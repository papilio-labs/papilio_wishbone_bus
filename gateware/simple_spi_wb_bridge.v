==> flow/design.v <==
module simple_spi_wb_bridge (
    input wire clk,
    input wire rst,
    input wire spi_sclk,
    input wire spi_mosi,
    output wire spi_miso,
    input wire spi_cs_n,
    output reg [15:0] wb_adr_o,
    output reg [7:0] wb_dat_o,
    input wire [7:0] wb_dat_i,
    output reg wb_we_o,
    output reg wb_cyc_o,
    output reg wb_stb_o,
    input wire wb_ack_i
);
    reg spi_cs_n_d1, spi_cs_n_d2, spi_cs_n_d3;
    reg spi_sclk_d1, spi_sclk_d2, spi_sclk_d3;
    reg spi_mosi_d1, spi_mosi_d2;
    always @(posedge clk) begin
        spi_cs_n_d1 <= spi_cs_n;
        spi_cs_n_d2 <= spi_cs_n_d1;
        spi_cs_n_d3 <= spi_cs_n_d2;
        spi_sclk_d1 <= spi_sclk;
        spi_sclk_d2 <= spi_sclk_d1;
        spi_sclk_d3 <= spi_sclk_d2;
        spi_mosi_d1 <= spi_mosi;
        spi_mosi_d2 <= spi_mosi_d1;
    end
    wire spi_cs_active = !spi_cs_n_d2;
    wire spi_sclk_posedge = spi_sclk_d2 && !spi_sclk_d3;
    wire spi_sclk_negedge = !spi_sclk_d2 && spi_sclk_d3;
    reg [2:0] bit_count;
    reg [7:0] byte_shift;
    reg [2:0] byte_count;
    reg [7:0] cmd;
    reg [7:0] addr_high;
    reg [7:0] addr_low;
    reg [15:0] addr;
    reg [7:0] data_in;
    reg transaction_complete;
    reg is_read;
    reg start_read;
    reg [7:0] tx_shift;
    reg [7:0] read_data;
    reg read_data_valid;
    reg tx_active;
    assign spi_miso = tx_shift[7];
    localparam WB_IDLE = 2'd0;
    localparam WB_WAIT_ACK = 2'd1;
    localparam WB_DONE = 2'd2;
    reg [1:0] wb_state;
    always @(posedge clk or posedge rst) begin
        if (rst) begin
            bit_count <= 0;
            byte_shift <= 0;
            byte_count <= 0;
            cmd <= 0;
            addr_high <= 0;
            addr_low <= 0;
            addr <= 0;
            data_in <= 0;
            transaction_complete <= 0;
            is_read <= 0;
            start_read <= 0;
        end else begin
            transaction_complete <= 0;
            start_read <= 0;
            if (!spi_cs_active) begin
                bit_count <= 0;
                byte_count <= 0;
                is_read <= 0;
            end else if (spi_sclk_negedge) begin
                byte_shift <= {byte_shift[6:0], spi_mosi_d2};
                bit_count <= bit_count + 1;
                if (bit_count == 3'd7) begin
                    bit_count <= 0;
                    case (byte_count)
                        3'd0: begin
                            cmd <= {byte_shift[6:0], spi_mosi_d2};
                            is_read <= ({byte_shift[6:0], spi_mosi_d2} == 8'h00);
                        end
                        3'd1: addr_high <= {byte_shift[6:0], spi_mosi_d2};
                        3'd2: begin
                            addr_low <= {byte_shift[6:0], spi_mosi_d2};
                            addr <= {addr_high, {byte_shift[6:0], spi_mosi_d2}};
                            if (is_read) begin
                                start_read <= 1;
                            end
                        end
                        3'd3: begin
                            data_in <= {byte_shift[6:0], spi_mosi_d2};
                            if (!is_read) begin
                                transaction_complete <= 1;
                            end
                        end
                    endcase
                    if (byte_count < 3'd7)
                        byte_count <= byte_count + 1;
                end
            end
        end
    end
    reg [2:0] tx_bit_count;
    reg tx_data_loaded;
    reg first_bit_sent;   
    always @(posedge clk or posedge rst) begin
        if (rst) begin
            tx_shift <= 8'hFF;
            tx_active <= 0;
            tx_bit_count <= 0;
            tx_data_loaded <= 0;
            first_bit_sent <= 0;
        end else begin
            if (!spi_cs_active) begin
                tx_shift <= 8'hFF;
                tx_active <= 0;
                tx_bit_count <= 0;
                tx_data_loaded <= 0;
                first_bit_sent <= 0;
            end else begin
                if (read_data_valid && !tx_data_loaded) begin
                    tx_shift <= read_data;
                    tx_active <= 1;
                    tx_bit_count <= 0;
                    tx_data_loaded <= 1;
                    first_bit_sent <= 0;   
                end else if (spi_sclk_negedge && tx_active && !first_bit_sent) begin
                    first_bit_sent <= 1;
                end else if (spi_sclk_posedge && tx_active && first_bit_sent && tx_bit_count < 3'd7) begin
                    tx_shift <= {tx_shift[6:0], 1'b1};
                    tx_bit_count <= tx_bit_count + 1;
                end
            end
        end
    end
    always @(posedge clk or posedge rst) begin
        if (rst) begin
            wb_state <= WB_IDLE;
            wb_adr_o <= 0;
            wb_dat_o <= 0;
            wb_we_o <= 0;
            wb_cyc_o <= 0;
            wb_stb_o <= 0;
            read_data <= 8'hFF;
            read_data_valid <= 0;
        end else begin
            case (wb_state)
                WB_IDLE: begin
                    wb_cyc_o <= 0;
                    wb_stb_o <= 0;
                    if (!spi_cs_active) begin
                        read_data_valid <= 0;
                    end
                    if (start_read) begin
                        wb_adr_o <= addr;
                        wb_we_o <= 0;
                        wb_cyc_o <= 1;
                        wb_stb_o <= 1;
                        wb_state <= WB_WAIT_ACK;
                        read_data_valid <= 0;
                    end
                    else if (transaction_complete && cmd == 8'h01) begin
                        wb_adr_o <= addr;
                        wb_dat_o <= data_in;
                        wb_we_o <= 1;
                        wb_cyc_o <= 1;
                        wb_stb_o <= 1;
                        wb_state <= WB_WAIT_ACK;
                    end
                end
                WB_WAIT_ACK: begin
                    if (wb_ack_i) begin
                        if (!wb_we_o) begin
                            read_data <= wb_dat_i;
                            read_data_valid <= 1;
                        end
                        wb_cyc_o <= 0;
                        wb_stb_o <= 0;
                        wb_state <= WB_DONE;
                    end
                end
                WB_DONE: begin
                    wb_state <= WB_IDLE;
                end
                default: wb_state <= WB_IDLE;
            endcase
        end
    end
endmodule
## Step by step through the tools: simple_spi_wb_bridge

What the tools print for simple_spi_wb_bridge, step after step.
Line numbers count from 1 in the design file above.
Library cell names are shortened.
Not given: n/a

| design | value |
|---|---|
| top module | simple_spi_wb_bridge |
| clock | clk |
| cell library | sky130hd |
| timing corner | tt_025C_1v80 |

## Word-level counts

Counts by Yosys on the flattened word-level netlist (proc, flatten, opt, wreduce; memories kept). Register bits leave out memories and registers merged into their read ports (data or address). Print and check cells are left out. Cells with the same type and inputs are merged into one.

| operators by class | value |
|---|---|
| add/sub/neg operators | 3 |
| order comparisons | 2 |
| equality and inequality tests | 11 |
| multiplexer cells | 51 |
| bitwise operators | 3 |
| reduce/logical cells | 39 |

Operators by type and width:

| kind | number |
|---|---|
| 3-bit 2-to-1 mux | 11 |
| 16-bit 2-to-1 mux | 2 |
| 8-bit 2-to-1 mux | 4 |
| 1-bit 2-to-1 mux | 28 |
| 4-bit AND reduction | 5 |
| 2-bit nonzero test | 7 |
| 3-bit AND reduction | 4 |
| 2-bit AND reduction | 5 |
| 1-bit logical AND | 9 |
| 3-bit by 1-bit adder with 3-bit output with constant B | 3 |
| 3-bit != test with constant B | 3 |
| 8-bit by 1-bit == test with 1-bit output with constant B | 1 |
| 8-bit logical NOT | 1 |
| 3-bit by 2-bit == test with 1-bit output with constant B | 2 |
| 3-bit less-than comparator with constant B | 2 |
| 3-bit nonzero test | 2 |
| 2-bit 2-to-1 mux | 3 |
| 1-bit logical NOT | 4 |
| 2-bit != test with constant B | 2 |
| 2-bit case mux with 2-bit select | 1 |
| 1-bit case mux with 2-bit select | 2 |
| 1-bit NOT | 3 |
| 3-bit by 1-bit == test with 1-bit output with constant B | 1 |
| 3-bit == test with constant B | 1 |
| 3-bit logical NOT | 1 |
| 2-bit by 1-bit == test with 1-bit output with constant B | 1 |
| 2-bit logical NOT | 1 |

| bit counts | value |
|---|---|
| flip-flop bits (word level) | 113 |
| bits of input ports | 14 |
| output and inout port bits | 28 |
| word-level cells | 137 |

## Longest topological paths

Depth = most cells in a row (Yosys ltp): at word level without a register or memory, in the mapped netlist without a sequential cell, where the memories' decode and read muxes count.

| depth | value |
|---|---|
| depth in word-level cells | 9 |
| ABC_AREA | 0 |
| gate-level depth with buffers | 7 |
| mapped depth without buffers | 5 |

## Netlist

Source: synth_stat.txt of the flow (Yosys; design flattened, memories mapped). It holds for the ABC_AREA given above (unset counts as 0); a run with the other value may have another netlist.

Cell types:

| cell type | number | area in all (um2) |
|---|---|---|
| dfrtp_1 | 90 | 2252.16 |
| mux2_2 | 55 | 619.344 |
| dfstp_2 | 17 | 446.678 |
| dfxtp_1 | 7 | 140.134 |
| a221oi_1 | 15 | 131.376 |
| or4_1 | 17 | 127.622 |
| nand2_1 | 33 | 123.869 |
| mux2_4 | 8 | 120.115 |
| nand3_1 | 23 | 115.11 |
| clkbuf_1 | 29 | 108.854 |
| and3_1 | 17 | 106.352 |
| nor2b_1 | 17 | 106.352 |
| o21ai_0 | 21 | 105.101 |
| ha_1 | 8 | 100.096 |
| a2111oi_0 | 7 | 61.309 |
| a41oi_1 | 7 | 61.309 |
| nand2b_1 | 7 | 43.792 |
| nor2_1 | 11 | 41.29 |

Other cell types: 29; their cells: 55.

| mapped netlist | value |
|---|---|
| mapped cells | 444 |
| chip area (Yosys) | 5181.2 um2 |
| sequential area | 2839.0 um2 |
| mapped flip-flops | 114 |
| buffer cells | 32 |

## Worst setup path after synthesis

Source: OpenSTA report_checks on the synthesized netlist (no wires, ideal clock, input and output delay 20% of the period each), path of least setup slack; recovery checks are left aside. Register names are those of the netlist, which keeps one name where synthesis merged equal registers.

| path after synthesis | value |
|---|---|
| path kind | reg-to-reg |
| start | register bit_count[0] |
| end | register addr[0] |
| period | 1930 ps |
| library setup time | 125 ps |
| launch time at the first pin | 0 ps |
| data arrival time | 1967 ps |
| required time | 1805 ps |
| slack | -162 ps |
| delay of the path | 2092 ps |
| driving pins on the path | 8 |
| path buffers | 2 |
| synthesis period reached | 2092 ps |

"delay of the path" = arrival - input delay + setup time.
"driving pins on the path": output pins that drive a net of the path, with the launching flip-flop's if there is one; two outputs of one cell count as two.
"synthesis period reached" = period - worst setup slack (recovery checks aside). The figure is calculated, with input and output delays left at 20% of the set period.
The rows between start and end are the longest chain of elaborated cells between them; the timing report does not say that the signal goes this way. Where chains are equally long, one stands for them.
Each line given opens the expression or statement behind the cell; cells for indexed reads and writes are added by Yosys, which also makes memories of some case tables.
At most two assigning lines are given for a register; there are more.

| between the ends, after synthesis | value |
|---|---|
| path through | dfrtp_1 ha_1 ha_1 nor4bb_1 clkbuf_1 nand3_1 clkbuf_1 mux2_2 |
| cells in the longest elaborated chain | 2 |
| elaborated cells on any way between the ends | 2 |
| RTL lines with such cells | 1 |
| those cells by class | eq/ne (1); reduce/logical (1) |

RTL lines, path after synthesis:

| item | RTL line | text |
|---|---|---|
| from (decl) | 32 | `reg [2:0] bit_count;` |
| from (assign) | 54 | `bit_count <= 0;` |
| from (assign) | 74 | `bit_count <= bit_count + 1;` |
| 3-bit == test | 75 | `if (bit_count == 3'd7) begin` |
| 4-bit AND reduction | n/a |  |
| to (assign) | 60 | `addr <= 0;` |
| to (assign) | 85 | `addr <= {addr_high, {byte_shift[6:0], spi_mosi_d2}};` |
| to (decl) | 38 | `reg [15:0] addr;` |

## Worst path after layout

Path of least setup slack in the final report of stored run 1 (OpenROAD, finished layout, wires in). Where an end is a register, its clock arrival counts in the times.
The path's times are printed in steps of 10 ps; the period is the one set.

| path post-layout | value |
|---|---|
| path kind | reg-to-reg |
| start | register cmd[2] |
| end | register wb_dat_o[1] |
| period | 1590 ps |
| library setup time | 110 ps |
| launch time at the first pin | 410 ps |
| data arrival time | 2220 ps |
| required time | 1890 ps |
| slack | -320 ps |
| driving pins on the path | 4 |
| path buffers | 0 |

The rows between start and end are the longest chain of elaborated cells between them; the timing report does not say that the signal goes this way. Where chains are equally long, one stands for them.

| between the ends, post-layout | value |
|---|---|
| path through | dfrtp_1 or4_4 or4_4 mux2_4 |
| cells in the longest elaborated chain | 3 |
| elaborated cells on any way between the ends | 3 |
| RTL lines with such cells | 1 |
| those cells by class | eq/ne (1); reduce/logical (2) |

RTL lines, path post-layout:

| item | RTL line | text |
|---|---|---|
| from (decl) | 35 | `reg [7:0] cmd;` |
| from (assign) | 57 | `cmd <= 0;` |
| from (assign) | 79 | `cmd <= {byte_shift[6:0], spi_mosi_d2};` |
| 8-bit by 1-bit == test with 1-bit output | 162 | `else if (transaction_complete && cmd == 8'h01) begin` |
| 1-bit logical AND | 162 |  |
| 3-bit AND reduction | n/a |  |
| to (assign) | 140 | `wb_dat_o <= 0;` |
| to (assign) | 164 | `wb_dat_o <= data_in;` |
| to (decl) | 9 | `output reg [7:0] wb_dat_o,` |

## Implementation results

Design simple_spi_wb_bridge on sky130hd. What follows are 2 stored runs of the flow, each under its own settings; their order means nothing. The constraints put input and output delay at 20% of the set period each and load the outputs with 0.01 pF.
By "worst path time" is meant the share of the clock period that the worst setup path is allowed (20% is reserved at inputs, 20% at outputs), minus its slack. Clock arrival times at its registers enter into it.
"worst path time" is given in steps of 10 ps.
Settings: -- = not set for that run.

| run | period_ns | CORE_UTILIZATION | PLACE_DENSITY_LB_ADDON | CORE_MARGIN | CELL_PAD_IN_SITES_GLOBAL_PLACEMENT | TNS_END_PERCENT | GPL_ROUTABILITY_DRIVEN | CAP_MARGIN | MAX_ROUTING_LAYER | SLEW_MARGIN | worst path time (ps) | worst path kind | lowest setup slack (ps) | post-route setup TNS (ps) | area inside the die boundary (um2) | synthesis area (um2) | final utilization |
|---|---|---|---|---|---|---|---|---|---|---|---|---|---|---|---|---|---|
| stored run 1 | 1.59 | 32 | 0.26 | 9 | 1 | 5 | 1 | 40 | met5 | 20 | 1910 | reg-to-reg | -321 | -9696 | 21096.1 | 5181.2 | 0.422 |
| stored run 2 | 1.25 | 40 | -- | 2 | -- | -- | -- | 20 | -- | 20 | 1950 | reg-to-reg | -696 | -40148 | 13879.2 | 5181.2 | 0.608 |
